==> flow/design.v <==
module Mux2_4b
(
  input  logic [3:0] in0,
  input  logic [3:0] in1,
  input  logic       sel,
  output logic [3:0] out
);
  always @(*) begin
    if ( sel == 0 )
      out = in0;
    else
      out = in1;
  end
endmodule
module Adder_4b
(
  input  logic [3:0] a,
  input  logic [3:0] b,
  output logic [3:0] sum
);
  assign sum = a + b;
endmodule
module Reg_4b
(
  input  logic       clk,
  input  logic       reset,
  input  logic       en,
  input  logic [3:0] d,
  output logic [3:0] q
);
  always @( posedge clk ) begin
    if ( reset )
      q <= 4'b0;
    else if ( en )
      q <= d;
  end
endmodule
module ProcDpath
(
  input  logic       clk,
  input  logic       reset,
  input  logic       regA_en,
  input  logic       regA_sel,
  input  logic       regB_en,
  input  logic       regB_sel,
  input  logic [3:0] imm,
  output logic [3:0] result
);
  logic [3:0] adder_out;
  logic [3:0] muxA_out;
  Mux2_4b muxA
  (
    .in0   (imm),
    .in1   (adder_out),
    .sel   (regA_sel),
    .out   (muxA_out)
  );
  logic [3:0] muxB_out;
  Mux2_4b muxB
  (
    .in0   (imm),
    .in1   (adder_out),
    .sel   (regB_sel),
    .out   (muxB_out)
  );
  logic [3:0] regA_out;
  Reg_4b regA
  (
    .clk   (clk),
    .reset (reset),
    .en    (regA_en),
    .d     (muxA_out),
    .q     (regA_out)
  );
  logic [3:0] regB_out;
  Reg_4b regB
  (
    .clk   (clk),
    .reset (reset),
    .en    (regB_en),
    .d     (muxB_out),
    .q     (regB_out)
  );
  Adder_4b adder
  (
    .a     (regA_out),
    .b     (regB_out),
    .sum   (adder_out)
  );
  assign result = adder_out;
endmodule
module ProcCtrl
(
  input  logic       clk,
  input  logic       reset,
  output logic       regA_en,
  output logic       regA_sel,
  output logic       regB_en,
  output logic       regB_sel,
  output logic [3:0] imm,
  output logic [3:0] pc
);
  logic [3:0] pc_reg;
  always @( posedge clk ) begin
    if ( reset )
      pc_reg <= 4'b0;
    else
      pc_reg <= pc_reg + 1;
  end
  assign pc = pc_reg;
  logic [7:0] cs;
  always @(*) begin
    case ( pc_reg )
      4'd0  : cs = 8'h80;
      4'd1  : cs = 8'h21;
      4'd2  : cs = 8'hC0;
      4'd3  : cs = 8'h30;
      4'd4  : cs = 8'hC0;
      4'd5  : cs = 8'h30;
      4'd6  : cs = 8'hC0;
      4'd7  : cs = 8'h00;
      4'd8  : cs = 8'h00;
      4'd9  : cs = 8'h00;
      4'd10 : cs = 8'h00;
      4'd11 : cs = 8'h00;
      4'd12 : cs = 8'h00;
      4'd13 : cs = 8'h00;
      4'd14 : cs = 8'h00;
      4'd15 : cs = 8'h00;
    endcase
  end
  assign regA_en  = cs[7];
  assign regA_sel = cs[6];
  assign regB_en  = cs[5];
  assign regB_sel = cs[4];
  assign imm      = cs[3:0];
endmodule
module Proc
(
  input  logic       clk,
  input  logic       reset,
  output logic [3:0] pc,
  output logic [3:0] result
);
  logic       regA_en;
  logic       regA_sel;
  logic       regB_en;
  logic       regB_sel;
  logic [3:0] imm;
  ProcDpath dpath
  (
    .clk      (clk),
    .reset    (reset),
    .regA_en  (regA_en),
    .regA_sel (regA_sel),
    .regB_en  (regB_en),
    .regB_sel (regB_sel),
    .imm      (imm),
    .result   (result)
  );
  ProcCtrl ctrl
  (
    .clk      (clk),
    .reset    (reset),
    .regA_en  (regA_en),
    .regA_sel (regA_sel),
    .regB_en  (regB_en),
    .regB_sel (regB_sel),
    .imm      (imm),
    .pc       (pc)
  );
endmodule
==> Tool chain data of Proc <==
What the tools print for Proc, step after step.
Lines are those of the file above, counted from 1.
Operators: Yosys type, input widths -> output width; for muxes data width and select width s.
Library cell names are shortened.
{ "design": {"top_module": "Proc", "clock": "clk", "cell_library": "sky130hd", "pvt_corner": "tt_025C_1v80"} }

==> Word-level counts <==
Source: Yosys, flattened and elaborated, memories not mapped. Widths are those after wreduce. Print and check cells do not count. Equal cells are merged and count once.
Memory sizes are those after Yosys's memory passes, which may raise the word count (mostly to a power of two), join words into wider ones and drop unused or constant bits.
{ "bits": {"ff_bits": 12, "romBits": 80, "clocked_rd_ports_x_width": 5, "memories": 1, "inputBits": 2, "output_inout_bits": 8, "word_cells": 9} }
{ "classes": {"addsub": 2, "n_mux": 3} }
{ "memory_table": {"columns": ["memory", "size", "width", "rd", "write_ports", "line_no", "rtl"], "rows": [
  ["(name not given)", 16, 5, 1, 0, 113, "case ( pc_reg )"]
]} }
{ "ops": {"columns": ["op", "count"], "rows": [
  ["$mux 4", 3],
  ["$add 4x1->4 const B", 1],
  ["$add 4x4->4", 1]
]} }

==> Depth <==
Depth = most cells in a row (Yosys ltp): at word level without a register or memory, in the mapped netlist without a sequential cell, where the memories' decode and read muxes count.
{ "depth": {"ltp_word": 2, "ABC_AREA": 0, "ltp_mapped": 5, "ltp_nobuf": 5} }

==> Synthesis result <==
Yosys stat after the flow's synthesis: flattened, memories mapped to cells. It holds for the ABC_AREA given above (unset counts as 0); a run with the other value may have another netlist.
Totals and module areas in this step are rounded.
{ "mapped": {"cells": 85, "yosys_area_mm2": 0.000818, "flip_flops": 17, "n_buf": 3} }
{ "by_type": {"columns": ["cell_type", "count"], "rows": [
  ["dfxtp_1", 17],
  ["ha_1", 4],
  ["nand2b_1", 6],
  ["a21oi_1", 7],
  ["nor4b_1", 3],
  ["xnor2_1", 3],
  ["xor2_1", 3],
  ["nand3_1", 5],
  ["a21o_1", 3],
  ["nor2_1", 6],
  ["fa_1", 1],
  ["mux2i_1", 2],
  ["nand4b_1", 2],
  ["o311ai_1", 2],
  ["a211oi_1", 2],
  ["o21ai_1", 3],
  ["nor2b_1", 2],
  ["buf_6", 1]
]} }
Not listed: further types 10, cells in them 13.
The figures by module come from a second, unflattened synthesis with its own total; it is not the netlist above.
{ "unflattened": {"hier_cells": 75, "hier_area_mm2": 0.000822} }
Rows give one instance, submodules left out.
{ "by_module": {"columns": ["mod", "instances", "cells", "mod_area_mm2"], "rows": [
  ["ProcCtrl", 1, 32, 0.000352],
  ["Reg_4b", 2, 13, 0.00014],
  ["Adder_4b", 1, 9, 0.0001],
  ["Mux2_4b", 2, 4, 0.000045],
  ["Proc", 1, 0, 0],
  ["ProcDpath", 1, 0, 0]
]} }

==> Timing after synthesis <==
OpenSTA on the mapped netlist: ideal clock, no wires. The path of least setup slack (recovery checks aside). Input and output delay are each 20% of the period. Register names are those of the netlist, which keeps one name where synthesis merged equal registers.
{ "synth_path": {"path_type": "register -> output", "start": "register dpath.regA.q[1]", "end": "output result[3]", "clock_period_ps": 1650, "output_delay_ps": 330, "t_first_pin_ps": 0, "arrival_ps": 1400, "required_time_ps": 1320, "setup_slack_ps": -80, "path_delay_ps": 1400, "driving_pins": 6, "period_less_setup_slack_ps": 1730} }
"path_delay_ps" = arrival - input delay + setup time.
At an output port there is no setup time.
"driving_pins": output pins that drive a net of the path, with the launching flip-flop's if there is one; two outputs of one cell count as two.
"period_less_setup_slack_ps" = period - worst setup slack (recovery checks aside). The figure is calculated, with input and output delays left at 20% of the set period.
The rows between start and end are the longest chain of elaborated cells between them; the timing report does not say that the signal goes this way. Where chains are equally long, one stands for them.
Each line given opens the expression or statement behind the cell; cells for indexed reads and writes are added by Yosys, which also makes memories of some case tables.
{ "synth_between": {"path_cell_list": "dfxtp_1 > ha_1 > a21o_1 > a21oi_1 > xnor2_1 > xnor2_1", "elab_chain_cells": 1, "cone_cells": 1, "lines_between": 1, "classes_between": "add/sub: 1"} }
{ "synth_rtl": {"columns": ["element", "line_no", "rtl"], "rows": [
  ["from (decl)", 29, "output logic [3:0] q"],
  ["from (assign)", 33, "q <= 4'b0;"],
  ["from (assign)", 35, "q <= d;"],
  ["$add 4x4->4", 21, "assign sum = a + b;"],
  ["to (decl)", 143, "output logic [3:0] result"]
]} }

==> Worst path after layout <==
Path of least setup slack in the final report of entry A (OpenROAD, finished layout, wires in). Where an end is a register, its clock arrival counts in the times.
The path's times are printed in steps of 10 ps; the period is the one set.
{ "layout_path": {"path_type": "register -> output", "start": "register dpath.regA.q[0]", "end": "output result[1]", "clock_period_ps": 2840, "output_delay_ps": 570, "t_first_pin_ps": 290, "arrival_ps": 1930, "required_time_ps": 2270, "setup_slack_ps": 340, "driving_pins": 4} }
The rows between start and end are the longest chain of elaborated cells between them; the timing report does not say that the signal goes this way. Where chains are equally long, one stands for them.
{ "layout_between": {"path_cell_list": "dfxtp_1 > ha_1 > fa_1 > clkdlybuf4s50_1", "elab_chain_cells": 1, "cone_cells": 1, "lines_between": 1, "classes_between": "add/sub: 1"} }
{ "layout_rtl": {"columns": ["element", "line_no", "rtl"], "rows": [
  ["from (decl)", 29, "output logic [3:0] q"],
  ["from (assign)", 33, "q <= 4'b0;"],
  ["from (assign)", 35, "q <= d;"],
  ["$add 4x4->4", 21, "assign sum = a + b;"],
  ["to (decl)", 143, "output logic [3:0] result"]
]} }

Memo
Re: implementation data of Proc

Design Proc on sky130hd. What follows are 2 stored runs of the flow, each under its own settings; their order means nothing. The constraints put input and output delay at 20% of the set period each and load the outputs with 0.01 pF.
"reached clock period": clock period set for the run, less the worst setup slack. It is reckoned from that one timing run; input and output delays stay at 20% of the period that was set.
Results are given in rounded form.

==> entry A: settings <==
{ "period_ns": 2.84, "CORE_UTILIZATION": 27, "SETUP_SLACK_MARGIN": 0.23, "PLACE_DENSITY": 0.52, "ABC_AREA": 0, "GPL_TIMING_DRIVEN": 1, "CTS_CLUSTER_DIAMETER": 53, "SLEW_MARGIN": 10, "MAX_ROUTING_LAYER": "met4", "CAP_MARGIN": 20, "CORE_MARGIN": 2 }
==> entry A: results <==
reached clock period: 2,500 ps
setup slack of the worst path: 340 ps
die footprint: 0.00349 mm²
mapped cell area after synthesis: 0.000818 mm²
total negative slack: 0 ps
standard-cell area after layout: 0.000971 mm²
utilization after routing: 34.3%

==> entry B: settings <==
{ "period_ns": 1.4, "CORE_UTILIZATION": 44, "SETUP_SLACK_MARGIN": -0.05, "PLACE_DENSITY_LB_ADDON": 0.07, "CORE_ASPECT_RATIO": 1.5, "CORE_MARGIN": 2, "CTS_CLUSTER_DIAMETER": 37, "CAP_MARGIN": 40, "SLEW_MARGIN": 10, "MIN_ROUTING_LAYER": "met1" }
==> entry B: results <==
utilization after routing: 66.5%
die footprint: 0.00223 mm²
reached clock period: 1,911 ps
total negative slack: -2,000 ps
standard-cell area after layout: 0.00119 mm²
setup slack of the worst path: -511 ps
mapped cell area after synthesis: 0.000818 mm²
